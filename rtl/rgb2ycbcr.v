==> flow/design.v <==
module rgb2ycbcr (
    input   wire                sys_clk             ,    
    input   wire                sys_rst_n           ,    
    input   wire                per_frame_href      ,    
    input   wire                per_frame_vsync     ,    
    input   wire    [23:0]      pix_data_in         ,    
    input   wire                per_frame_clken     ,   
    output  wire    [23:0]      gray_data           ,    
    output  wire                post_frame_clken    ,   
    output  wire                post_frame_vsync    ,    
    output  wire                post_frame_href         
);
wire [7:0]  R_0  ;
wire [7:0]  G_0  ;
wire [7:0]  B_0  ;
reg  [15:0] R_1  ;    
reg  [15:0] G_1  ;    
reg  [15:0] B_1  ;    
reg  [15:0] R_2  ;    
reg  [15:0] G_2  ;    
reg  [15:0] B_2  ;    
reg  [15:0] R_3  ;    
reg  [15:0] G_3  ;    
reg  [15:0] B_3  ;    
reg  [16:0] Y_1  ;
reg  [16:0] Cb_1 ;
reg  [16:0] Cr_1 ;  
reg  [7:0] Y_2  ;
reg  [7:0] Cb_2 ;
reg  [7:0] Cr_2 ; 
assign R_0 = pix_data_in [23:16]    ;
assign G_0 = pix_data_in [15:8]     ;
assign B_0 = pix_data_in [7:0]      ;
always@(posedge sys_clk or negedge sys_rst_n)
    begin
        if (sys_rst_n == 1'b0)
            begin
               {R_1, G_1, B_1} <= {16'd0, 16'd0, 16'd0};
               {R_2, G_2, B_2} <= {16'd0, 16'd0, 16'd0};
               {R_3, G_3, B_3} <= {16'd0, 16'd0, 16'd0};
            end
        else 
            begin
                {R_1, G_1, B_1} <= { {R_0 * 16'd77} , {G_0 * 16'd150} , {B_0 * 16'd29} }; 
                {R_2, G_2, B_2} <= { {R_0 * 16'd43} , {G_0 * 16'd85} ,  {B_0 * 16'd128} };
                {R_3, G_3, B_3} <= { {R_0 * 16'd128}, {G_0 * 16'd107} , {B_0 * 16'd21} };
            end
    end
always@(posedge sys_clk or negedge sys_rst_n)
    begin
        if (sys_rst_n == 1'b0)
            begin
                Y_1  <= 16'd0;  
                Cb_1 <= 16'd0;  
                Cr_1 <= 16'd0;  
            end
        else
            begin
                Y_1  <= R_1 + G_1 + B_1;
                Cb_1 <= B_2 - R_2 - G_2 + 16'd32768;
                Cr_1 <= R_3 - G_3 - B_3 + 16'd32768;
            end
    end
always@(posedge sys_clk or negedge sys_rst_n)
    begin
        if (sys_rst_n == 1'b0)
            begin
                Y_2  <= 16'd0;  
                Cb_2 <= 16'd0;  
                Cr_2 <= 16'd0;  
            end
        else
            begin
                Y_2  <= Y_1  >> 8;
                Cb_2 <= Cb_1 >> 8;
                Cr_2 <= Cr_1 >> 8;
            end
    end
reg	[2:0]	per_frame_vsync_r;
reg	[2:0]	per_frame_href_r;	
reg	[2:0]	per_frame_clken_r;
always@(posedge sys_clk or negedge sys_rst_n)
begin
	if(sys_rst_n == 1'b0)
		begin
		per_frame_vsync_r <= 0;
		per_frame_href_r <= 0;
		per_frame_clken_r <= 0;
		end
	else
		begin
		per_frame_vsync_r 	<= 	{per_frame_vsync_r[1:0], 	per_frame_vsync};
		per_frame_href_r 	<= 	{per_frame_href_r[1:0], 	per_frame_href};
		per_frame_clken_r 	<= 	{per_frame_clken_r[1:0], 	per_frame_clken};
		end
end
assign	post_frame_vsync 	= 	per_frame_vsync_r[2];
assign	post_frame_href 	= 	per_frame_href_r[2];
assign	post_frame_clken 	= 	per_frame_clken_r[2];
assign  gray_data = (post_frame_href == 1'b1) ? {Y_2 [7:0], Y_2 [7:0], Y_2 [7:0]} : 24'd0;
endmodule
Tool chain data of rgb2ycbcr
The steps from the RTL of rgb2ycbcr to its reports follow in flow order.
Lines are those of the file above, counted from 1.
Cell names lack the library's common part.
{"block": "design", "design": "rgb2ycbcr", "clock": "sys_clk", "library": "sky130hd", "lib_corner": "tt_025C_1v80"}

Word-level counts
Source: Yosys, flattened and elaborated, memories not mapped. Widths are those after wreduce; folded enables and synchronous resets count as part of the registers. Registers that Yosys merges into a memory's read port (data or address) are not register bits. Print and check cells do not count. Equal cells are merged and count once.
{"block": "word_totals", "ff_bits": 76, "out_inout_bits": 27, "in_bits": 29, "elab_cells": 14}
{"block": "classes", "muxes": 1, "multipliers": 3, "n_addsub": 2}
{"block": "op_table", "operator": "8-bit by 7-bit multiplier with 15-bit output (second input constant)", "count": 2}
{"block": "op_table", "operator": "8-bit by 5-bit multiplier with 13-bit output (second input constant)", "count": 1}
{"block": "op_table", "operator": "24-bit two-way mux", "count": 1}
{"block": "op_table", "operator": "15-bit by 16-bit adder with 16-bit output", "count": 1}
{"block": "op_table", "operator": "16-bit by 13-bit adder with 16-bit output", "count": 1}

Longest topological paths
Yosys ltp: most cells in a row. Word level: on the elaborated netlist, between registers, memories and ports. Mapped: between sequential cells and ports; inverters and the memories' decode and read muxes count.
{"block": "logic_depth", "depth_word": 2, "abc_area": 0, "mapped_depth": 13, "mapped_depth_nobuf": 13}

Synthesis result
The flow's flattened synthesis, as Yosys stat reports it; memories are mapped. The netlist is that of the ABC_AREA named above (0 if unset); the other value can give another one.
Totals and module areas in this step are rounded.
{"block": "mapped", "area_um2": 5384, "n_buf": 16, "sequential_area_um2": 1702, "ffs": 68, "cells": 474}
{"block": "types", "type": "dfrtp_1", "count": 68, "area_total_um2": 1.7E+03}
{"block": "types", "type": "ha_1", "count": 113, "area_total_um2": 1.41E+03}
{"block": "types", "type": "fa_1", "count": 38, "area_total_um2": 760.73}
{"block": "types", "type": "inv_1", "count": 67, "area_total_um2": 251.491}
{"block": "types", "type": "xnor2_1", "count": 24, "area_total_um2": 210.202}
{"block": "types", "type": "buf_4", "count": 16, "area_total_um2": 120.115}
{"block": "types", "type": "a21oi_1", "count": 22, "area_total_um2": 110.106}
{"block": "types", "type": "a21o_1", "count": 10, "area_total_um2": 75.072}
{"block": "types", "type": "xor2_1", "count": 8, "area_total_um2": 70.067}
{"block": "types", "type": "o21ai_1", "count": 11, "area_total_um2": 55.053}
{"block": "types", "type": "nor2_1", "count": 14, "area_total_um2": 52.55}
{"block": "types", "type": "and2_1", "count": 8, "area_total_um2": 50.048}
{"block": "types", "type": "nor3_1", "count": 9, "area_total_um2": 45.043}
{"block": "types", "type": "nor2b_1", "count": 6, "area_total_um2": 37.536}
{"block": "types", "type": "nand2_1", "count": 9, "area_total_um2": 33.782}
{"block": "types", "type": "a211oi_1", "count": 4, "area_total_um2": 30.029}
{"block": "types", "type": "nand3_1", "count": 6, "area_total_um2": 30.029}
{"block": "types", "type": "a2111oi_4", "count": 1, "area_total_um2": 27.526}
Not listed: further types 23, cells in them 40.

Timing after synthesis
Path of least setup slack by OpenSTA after synthesis, without wires, with an ideal clock, recovery checks aside; 20% of the period is set as input and as output delay. Where synthesis merged equal registers, the netlist keeps one of their names.
{"block": "synth_timing", "kind": "input port to flip-flop", "startpoint": "in pix_data_in[1]", "endpoint": "reg B_1[12]", "path_slack_ns": 4.122, "required_ns": 8.860, "in_delay_ns": 1.796, "setup_ns": 0.120, "launch_ns": 1.796, "period_ns": 8.98, "path_buffers": 0, "delay_ns": 3.062, "t_arrival_ns": 4.738, "stages": 11, "synth_period_reached_ns": 4.858}
"delay_ns" = arrival - input delay + setup time.
"stages": output pins that drive a net of the path, with the launching flip-flop's if there is one; two outputs of one cell count as two.
"synth_period_reached_ns" is the clock period less the worst setup slack; recovery checks do not enter. This is arithmetic on one report: input and output delays are still those of the set period (20% each).
Between the ends stands the longest chain of elaborated cells between them, by number of cells; it is not shown to be the way that was timed. Of several equally long chains one is given.
Each line given opens the expression or statement behind the cell; cells for indexed reads and writes are added by Yosys, which also makes memories of some case tables.
{"block": "synth_via", "cell_sequence": "inv_1 > fa_1 > inv_1 > ha_1 > fa_1 > ha_1 > nor2b_1 > o31a_1 > or4_4 > a2111o_1 > o211a_1", "elab_chain_len": 1, "cells_between": 1, "lines_between": 1, "cone_classes": "mul (1)"}
{"block": "synth_lines", "item": "from (decl)", "line_no": 6, "rtl": "input   wire    [23:0]      pix_data_in         ,"}
{"block": "synth_lines", "item": "8-bit by 5-bit multiplier with 13-bit output", "line_no": 44, "rtl": "{R_1, G_1, B_1} <= { {R_0 * 16'd77} , {G_0 * 16'd150} , {B_0 * 16'd29} };"}

Path in the finished layout
From the final timing report of run 1: the path of least setup slack in the routed layout; clock arrival at registers is part of the times.
{"block": "layout_timing", "kind": "input port to flip-flop", "startpoint": "in pix_data_in[1]", "endpoint": "reg B_1[12]", "path_slack_ns": 1.80, "launch_ns": 1.31, "required_ns": 6.77, "in_delay_ns": 1.31, "path_buffers": 1, "t_arrival_ns": 4.97, "period_ns": 6.55, "setup_ns": 0.11, "stages": 12}
Between the ends stands the longest chain of elaborated cells between them, by number of cells; it is not shown to be the way that was timed. Of several equally long chains one is given.
{"block": "layout_via", "cell_sequence": "clkdlybuf4s50_1 > inv_1 > fa_1 > inv_1 > ha_1 > fa_1 > ha_1 > nor2b_1 > o31a_1 > or4_4 > a2111o_1 > o211a_1", "elab_chain_len": 1, "cells_between": 1, "lines_between": 1, "cone_classes": "mul (1)"}
{"block": "layout_lines", "item": "from (decl)", "line_no": 6, "rtl": "input   wire    [23:0]      pix_data_in         ,"}
{"block": "layout_lines", "item": "8-bit by 5-bit multiplier with 13-bit output", "line_no": 44, "rtl": "{R_1, G_1, B_1} <= { {R_0 * 16'd77} , {G_0 * 16'd150} , {B_0 * 16'd29} };"}

Subject: rgb2ycbcr on sky130hd, stored results

Hello all,

Settings and measured results of 2 stored flow runs for module rgb2ycbcr (sky130hd), not sorted in any way. The constraints put input and output delay at 20% of the set period each and load the outputs with 0.01 pF.
"timing.achieved_period_ns" means the clock period less the worst setup slack. The figure is calculated, with input and output delays left at 20% of the set period.
"timing.worst_path_ns": the worst setup path's part of the clock period (all of it between registers, 20% less for each end at a port) less its slack. A launch clock that arrives late makes it longer, a capture clock that arrives late makes it shorter.
"fin_power_uw" is the tool's figure for a default switching activity; nothing was simulated.
Values from the reports are rounded here.

{"run": "run 1", "settings": { "period_ns": 6.55, "CORE_UTILIZATION": 36, "SETUP_SLACK_MARGIN": 0.15, "CORE_ASPECT_RATIO": 1.08, "CELL_PAD_IN_SITES_GLOBAL_PLACEMENT": 3, "CELL_PAD_IN_SITES_DETAIL_PLACEMENT": 0, "TNS_END_PERCENT": 60, "GPL_TIMING_DRIVEN": 1, "GPL_ROUTABILITY_DRIVEN": 0, "CTS_CLUSTER_SIZE": 79, "CTS_CLUSTER_DIAMETER": 260, "CAP_MARGIN": 30, "SLEW_MARGIN": 35, "CORE_MARGIN": 2 }, "results": { "synthArea_um2": 5384, "setup_ws_ns": 1.802, "fin_power_uw": 2681, "timing.achieved_period_ns": 4.748, "layout_stdcell_area_um2": 6364, "finish.utilization_pct": 43.4, "die_area_um2": 15950, "timing.setup.tns_ns": 0.000, "timing.worst_path_ns": 3.44, "worst_setup_path_type": "input port to flip-flop" }}
{"run": "run 2", "settings": { "period_ns": 2.91, "CORE_UTILIZATION": 55, "SETUP_SLACK_MARGIN": 0.06, "PLACE_DENSITY_LB_ADDON": 0.15, "GPL_TIMING_DRIVEN": 1, "GPL_ROUTABILITY_DRIVEN": 0, "CTS_CLUSTER_DIAMETER": 329, "CAP_MARGIN": 10, "MAX_ROUTING_LAYER": "met4", "CORE_MARGIN": 2, "SLEW_MARGIN": 20 }, "results": { "synthArea_um2": 5384, "fin_power_uw": 6962, "setup_ws_ns": -0.518, "die_area_um2": 10600, "finish.utilization_pct": 78.3, "timing.achieved_period_ns": 3.428, "layout_stdcell_area_um2": 7546, "timing.worst_path_ns": 2.85, "worst_setup_path_type": "input port to flip-flop", "timing.setup.tns_ns": -1.967 }}

Thanks
