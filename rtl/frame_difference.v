==> flow/design.v <==
module frame_difference 
(
    input   wire            sys_clk             ,
    input   wire            sys_rst_n           ,
    input   wire            per_frame_vsync     ,
    input   wire            per_frame_href      ,
    input   wire            per_frame_clken     ,
    input   wire  [7:0]     per_img_Y           ,
    input   wire  [7:0]     YCbCr_img_Y_pre     ,
    output  wire            post_frame_vsync    ,
    output  wire            post_frame_href     ,
    output  wire            post_frame_clken    ,
    output  wire            post_img_Bit        ,
    input   wire [7:0]      Diff_Threshold
);
wire        YCbCr_img_Y_pre_valid;
reg [7:0]   per_img_Y_delay;
reg         post_img_Bit_r;
reg [1:0]   per_frame_clken_r;
reg [1:0]   per_frame_href_r;
reg [1:0]   per_frame_vsync_r;
assign YCbCr_img_Y_pre_valid = per_frame_clken_r [0];
always@(posedge sys_clk or negedge sys_rst_n)
    begin
        if (sys_rst_n == 1'b0)
            per_img_Y_delay <= 8'd0;
        else
            per_img_Y_delay <= per_img_Y;
    end
always@(posedge sys_clk or negedge sys_rst_n)
    begin
        if (sys_rst_n == 1'b0)
            post_img_Bit_r <= 1'b0;
        else if (YCbCr_img_Y_pre_valid == 1'b1)
            begin
                if (per_img_Y_delay > YCbCr_img_Y_pre)
                    begin
                        if ((per_img_Y_delay - YCbCr_img_Y_pre) > Diff_Threshold)
                            post_img_Bit_r <= 1'b1;
                        else 
                            post_img_Bit_r <= 1'b0;
                    end
                else
                    begin
                        if ((YCbCr_img_Y_pre - per_img_Y_delay) > Diff_Threshold)
                            post_img_Bit_r <= 1'b1;
                        else 
                            post_img_Bit_r <= 1'b0;
                    end
            end
    end
always@(posedge sys_clk or negedge sys_rst_n)
    begin
        if (sys_rst_n == 1'b0)
            begin
                per_frame_clken_r  <= 2'b0;
                per_frame_href_r   <= 2'b0;
                per_frame_vsync_r  <= 2'b0;
            end 
        else
            begin
                per_frame_clken_r   <= {per_frame_clken_r [0], per_frame_clken };
                per_frame_href_r    <= {per_frame_href_r  [0], per_frame_href  };
                per_frame_vsync_r   <= {per_frame_vsync_r [0], per_frame_vsync };            
            end
    end
assign post_frame_vsync  = per_frame_vsync_r [1];
assign post_frame_href   = per_frame_href_r  [1];
assign post_frame_clken  = per_frame_clken_r [1];
assign post_img_Bit = (post_frame_href == 1'b1) ? post_img_Bit_r : 1'b0;
endmodule
Tool chain data of frame_difference --
Tool output for the design above, in the order of the flow. Line numbers count from 1 in the design file above. Library cell names are shortened. Not given: -
Design: top frame_difference, clock port sys_clk, cell library sky130hd, library corner tt_025C_1v80

Elaborated design --
Yosys after proc, flatten, opt, wreduce and memory -nomap, before mapping. Enables and synchronous resets that opt folds into registers are not counted as muxes. Memory bits, and registers merged into a memory's read port (data or address), are not among the register bits. Print and check cells are not counted. Equal cells are merged and count once.
Operators by class: $add $sub $neg 2, $lt $le $gt $ge 3, muxes and demuxes 4
Operator list (number):
- > comparator 8 bit | 3
- subtractor 8 bit | 2
- two-way mux 1 bit | 4
Bit counts: bits in registers 15, input port bits 29, elaborated cells 14

Depth --
Yosys ltp: most cells in a row. Word level: on the elaborated netlist, between registers, memories and ports. Mapped: between sequential cells and ports; inverters and the memories' decode and read muxes count.
Logic depth: depth in word-level cells 4, ABC_AREA 0, depth in mapped cells 14, depth with buffers taken out 14

After synthesis --
The flow's flattened synthesis, as Yosys stat reports it; memories are mapped. The netlist is that of the ABC_AREA named above (0 if unset); the other value can give another one.
Cell types:
- dfrtp_1 | number 15, area in all 375.36 um2
- ha_1 | number 30, area in all 375.36 um2
- inv_1 | number 28, area in all 105.101 um2
- a21oi_1 | number 14, area in all 70.067 um2
- xnor2_1 | number 6, area in all 52.55 um2
- fa_1 | number 2, area in all 40.038 um2
- a211oi_2 | number 3, area in all 37.536 um2
- nand4_1 | number 6, area in all 37.536 um2
- nand2_1 | number 8, area in all 30.029 um2
- o211ai_1 | number 4, area in all 30.029 um2
- nor2_1 | number 7, area in all 26.275 um2
- nand2b_1 | number 4, area in all 25.024 um2
- nor2b_1 | number 4, area in all 25.024 um2
- o21bai_1 | number 3, area in all 22.522 um2
- o21ai_0 | number 4, area in all 20.019 um2
- a21oi_2 | number 2, area in all 17.517 um2
- o2111ai_1 | number 2, area in all 17.517 um2
- o21ai_2 | number 2, area in all 17.517 um2
Not listed: further types 14, cells in them 18.
Mapped netlist: standard cells after synthesis 162, cell area after synthesis 1460.2 um2, sequential area 375.4 um2, mapped flip-flops 15, buffer cells 3

Worst setup path after synthesis --
OpenSTA on the mapped netlist: ideal clock, no wires. The path of least setup slack (recovery checks aside). Input and output delay are each 20% of the period. Register names are those of the netlist, which keeps one name where synthesis merged equal registers.
Timing post-synthesis: path kind input to register, from input port YCbCr_img_Y_pre[0], to register post_img_Bit_r, period 4.83 ns, input delay 0.966 ns, library setup time 0.087 ns, launch time at the first pin 0.966 ns, arrival time 2.966 ns, data required time 4.743 ns, setup slack 1.778 ns, path delay 2.087 ns, driving pins on the path 14, synthesis period reached 3.052 ns
"path delay" is the arrival time less input delay plus setup time. "driving pins on the path" counts driving pins, that of a launching flip-flop among them; a cell with two outputs on the path counts twice. "synthesis period reached" = period - worst setup slack (recovery checks aside). The figure is calculated, with input and output delays left at 20% of the set period. Between the ends stands the longest chain of elaborated cells between them, by number of cells; it is not shown to be the way that was timed. Of several equally long chains one is given. Each line given opens the expression or statement behind the cell; cells for indexed reads and writes are added by Yosys, which also makes memories of some case tables. A register here has more assigning lines than the two given.
On the way, post-synthesis: cell sequence inv_1 -> ha_1 -> inv_1 -> fa_1 -> a21o_1 -> a21oi_2 -> o21bai_1 -> a21oi_2 -> xnor2_1 -> ha_1 -> nand4_1 -> a21oi_1 -> o221ai_1 -> o211ai_1, length of the longest elaborated chain 4, elaborated cells between the ends (all ways) 8, RTL lines with such cells 3
Ends and longest elaborated chain, post-synthesis:
- start, declared | RTL line 9 | input   wire  [7:0]     YCbCr_img_Y_pre     ,
- subtractor 8 bit | RTL line 45 | if ((YCbCr_img_Y_pre - per_img_Y_delay) > Diff_Threshold)
- > comparator 8 bit | RTL line 45
- two-way mux 1 bit | RTL line 45
- two-way mux 1 bit | RTL line 36 | if (per_img_Y_delay > YCbCr_img_Y_pre)
- end, assigned | RTL line 33 | post_img_Bit_r <= 1'b0;
- end, assigned | RTL line 39 | post_img_Bit_r <= 1'b1;
- end, declared | RTL line 18 | reg         post_img_Bit_r;

Timing after layout --
From the final timing report of entry A: the path of least setup slack in the routed layout; clock arrival at registers is part of the times.
Timing post-layout: path kind input to register, from input port YCbCr_img_Y_pre[1], to register post_img_Bit_r, period 2.15 ns, input delay 0.43 ns, library setup time 0.12 ns, launch time at the first pin 0.43 ns, arrival time 2.72 ns, data required time 2.28 ns, setup slack -0.44 ns, driving pins on the path 13
Between the ends stands the longest chain of elaborated cells between them, by number of cells; it is not shown to be the way that was timed. Of several equally long chains one is given. A register here has more assigning lines than the two given.
On the way, post-layout: cell sequence dlygate4sd2_1 -> inv_2 -> ha_4 -> nor2b_1 -> o21ai_2 -> a21boi_2 -> or3_1 -> o2111ai_2 -> ha_1 -> a21oi_2 -> o21ai_1 -> o221ai_1 -> o211ai_1, length of the longest elaborated chain 4, elaborated cells between the ends (all ways) 8, RTL lines with such cells 3
Ends and longest elaborated chain, post-layout:
- start, declared | RTL line 9 | input   wire  [7:0]     YCbCr_img_Y_pre     ,
- subtractor 8 bit | RTL line 45 | if ((YCbCr_img_Y_pre - per_img_Y_delay) > Diff_Threshold)
- > comparator 8 bit | RTL line 45
- two-way mux 1 bit | RTL line 45
- two-way mux 1 bit | RTL line 36 | if (per_img_Y_delay > YCbCr_img_Y_pre)
- end, assigned | RTL line 33 | post_img_Bit_r <= 1'b0;
- end, assigned | RTL line 39 | post_img_Bit_r <= 1'b1;
- end, declared | RTL line 18 | reg         post_img_Bit_r;

Below are 2 stored runs of the flow (Yosys, OpenROAD; platform sky130hd) on frame_difference, each with its settings and what was measured, unordered. Constraints: input delay and output delay 20% of the set period each, output load 0.01 pF.
"worst path time" means the part of the period allowed to the worst setup path (the constraints hold back 20% at inputs and 20% at outputs) less its slack; where the path has registers, the arrival times of their clocks count too.
"total power of the final layout" is the tool's figure for a default switching activity; nothing was simulated.

[entry A] flow files
==> flow/run.sh <==
#!/bin/bash
# the make line also repeats the synthesis and layout settings of config.mk as NAME=value (left out here)
make -C /OpenROAD-flow-scripts/flow DESIGN_CONFIG=/design/flow/config.mk WORK_HOME=/design/flow/orfs CLKGATE_MAP_FILE= finish
==> flow/config.mk <==
export PLATFORM = sky130hd
export DESIGN_NAME = frame_difference
export DESIGN_NICKNAME = frame_difference
export VERILOG_FILES = /design/flow/design.v
export SDC_FILE = /design/flow/constraint.sdc
export NUM_CORES = 4
export LEC_CHECK = 0
export CAP_MARGIN = 20
export CELL_PAD_IN_SITES_DETAIL_PLACEMENT = 2
export CELL_PAD_IN_SITES_GLOBAL_PLACEMENT = 0
export CORE_ASPECT_RATIO = 1.06
export CORE_MARGIN = 5
export CORE_UTILIZATION = 22
export GPL_ROUTABILITY_DRIVEN = 0
export MIN_ROUTING_LAYER = met1
export PLACE_DENSITY_LB_ADDON = 0.23
export SETUP_SLACK_MARGIN = 0.28
export SLEW_MARGIN = 5
==> flow/constraint.sdc <==
create_clock -name core_clock -period 2.15 [get_ports {sys_clk}]
set_input_delay 0.4300 -clock core_clock [delete_from_list [all_inputs] [get_ports {sys_clk}]]
set_output_delay 0.4300 -clock core_clock [all_outputs]
set_load 0.01 [all_outputs]

[entry A] result: synthesis area 1460.2 um2; die size 8367.1 um2; standard-cell area after layout 2333.5 um2; final design utilization 36.4%; lowest setup slack -0.444 ns; total power of the final layout 1.120 mW; worst path time 2.16 ns; worst setup path type input to register

[entry B] flow files
==> flow/run.sh <==
#!/bin/bash
# the make line also repeats the synthesis and layout settings of config.mk as NAME=value (left out here)
make -C /OpenROAD-flow-scripts/flow DESIGN_CONFIG=/design/flow/config.mk WORK_HOME=/design/flow/orfs CLKGATE_MAP_FILE= finish
==> flow/config.mk <==
export PLATFORM = sky130hd
export DESIGN_NAME = frame_difference
export DESIGN_NICKNAME = frame_difference
export VERILOG_FILES = /design/flow/design.v
export SDC_FILE = /design/flow/constraint.sdc
export NUM_CORES = 4
export LEC_CHECK = 0
export CAP_MARGIN = 20
export CORE_MARGIN = 2
export CORE_UTILIZATION = 40
export SLEW_MARGIN = 20
==> flow/constraint.sdc <==
create_clock -name core_clock -period 3.32 [get_ports {sys_clk}]
set_input_delay 0.6640 -clock core_clock [delete_from_list [all_inputs] [get_ports {sys_clk}]]
set_output_delay 0.6640 -clock core_clock [all_outputs]
set_load 0.01 [all_outputs]

[entry B] result: synthesis area 1460.2 um2; die size 4149.9 um2; standard-cell area after layout 1955.6 um2; final design utilization 57.3%; lowest setup slack 0.218 ns; total power of the final layout 0.6038 mW; worst path time 2.44 ns; worst setup path type input to register
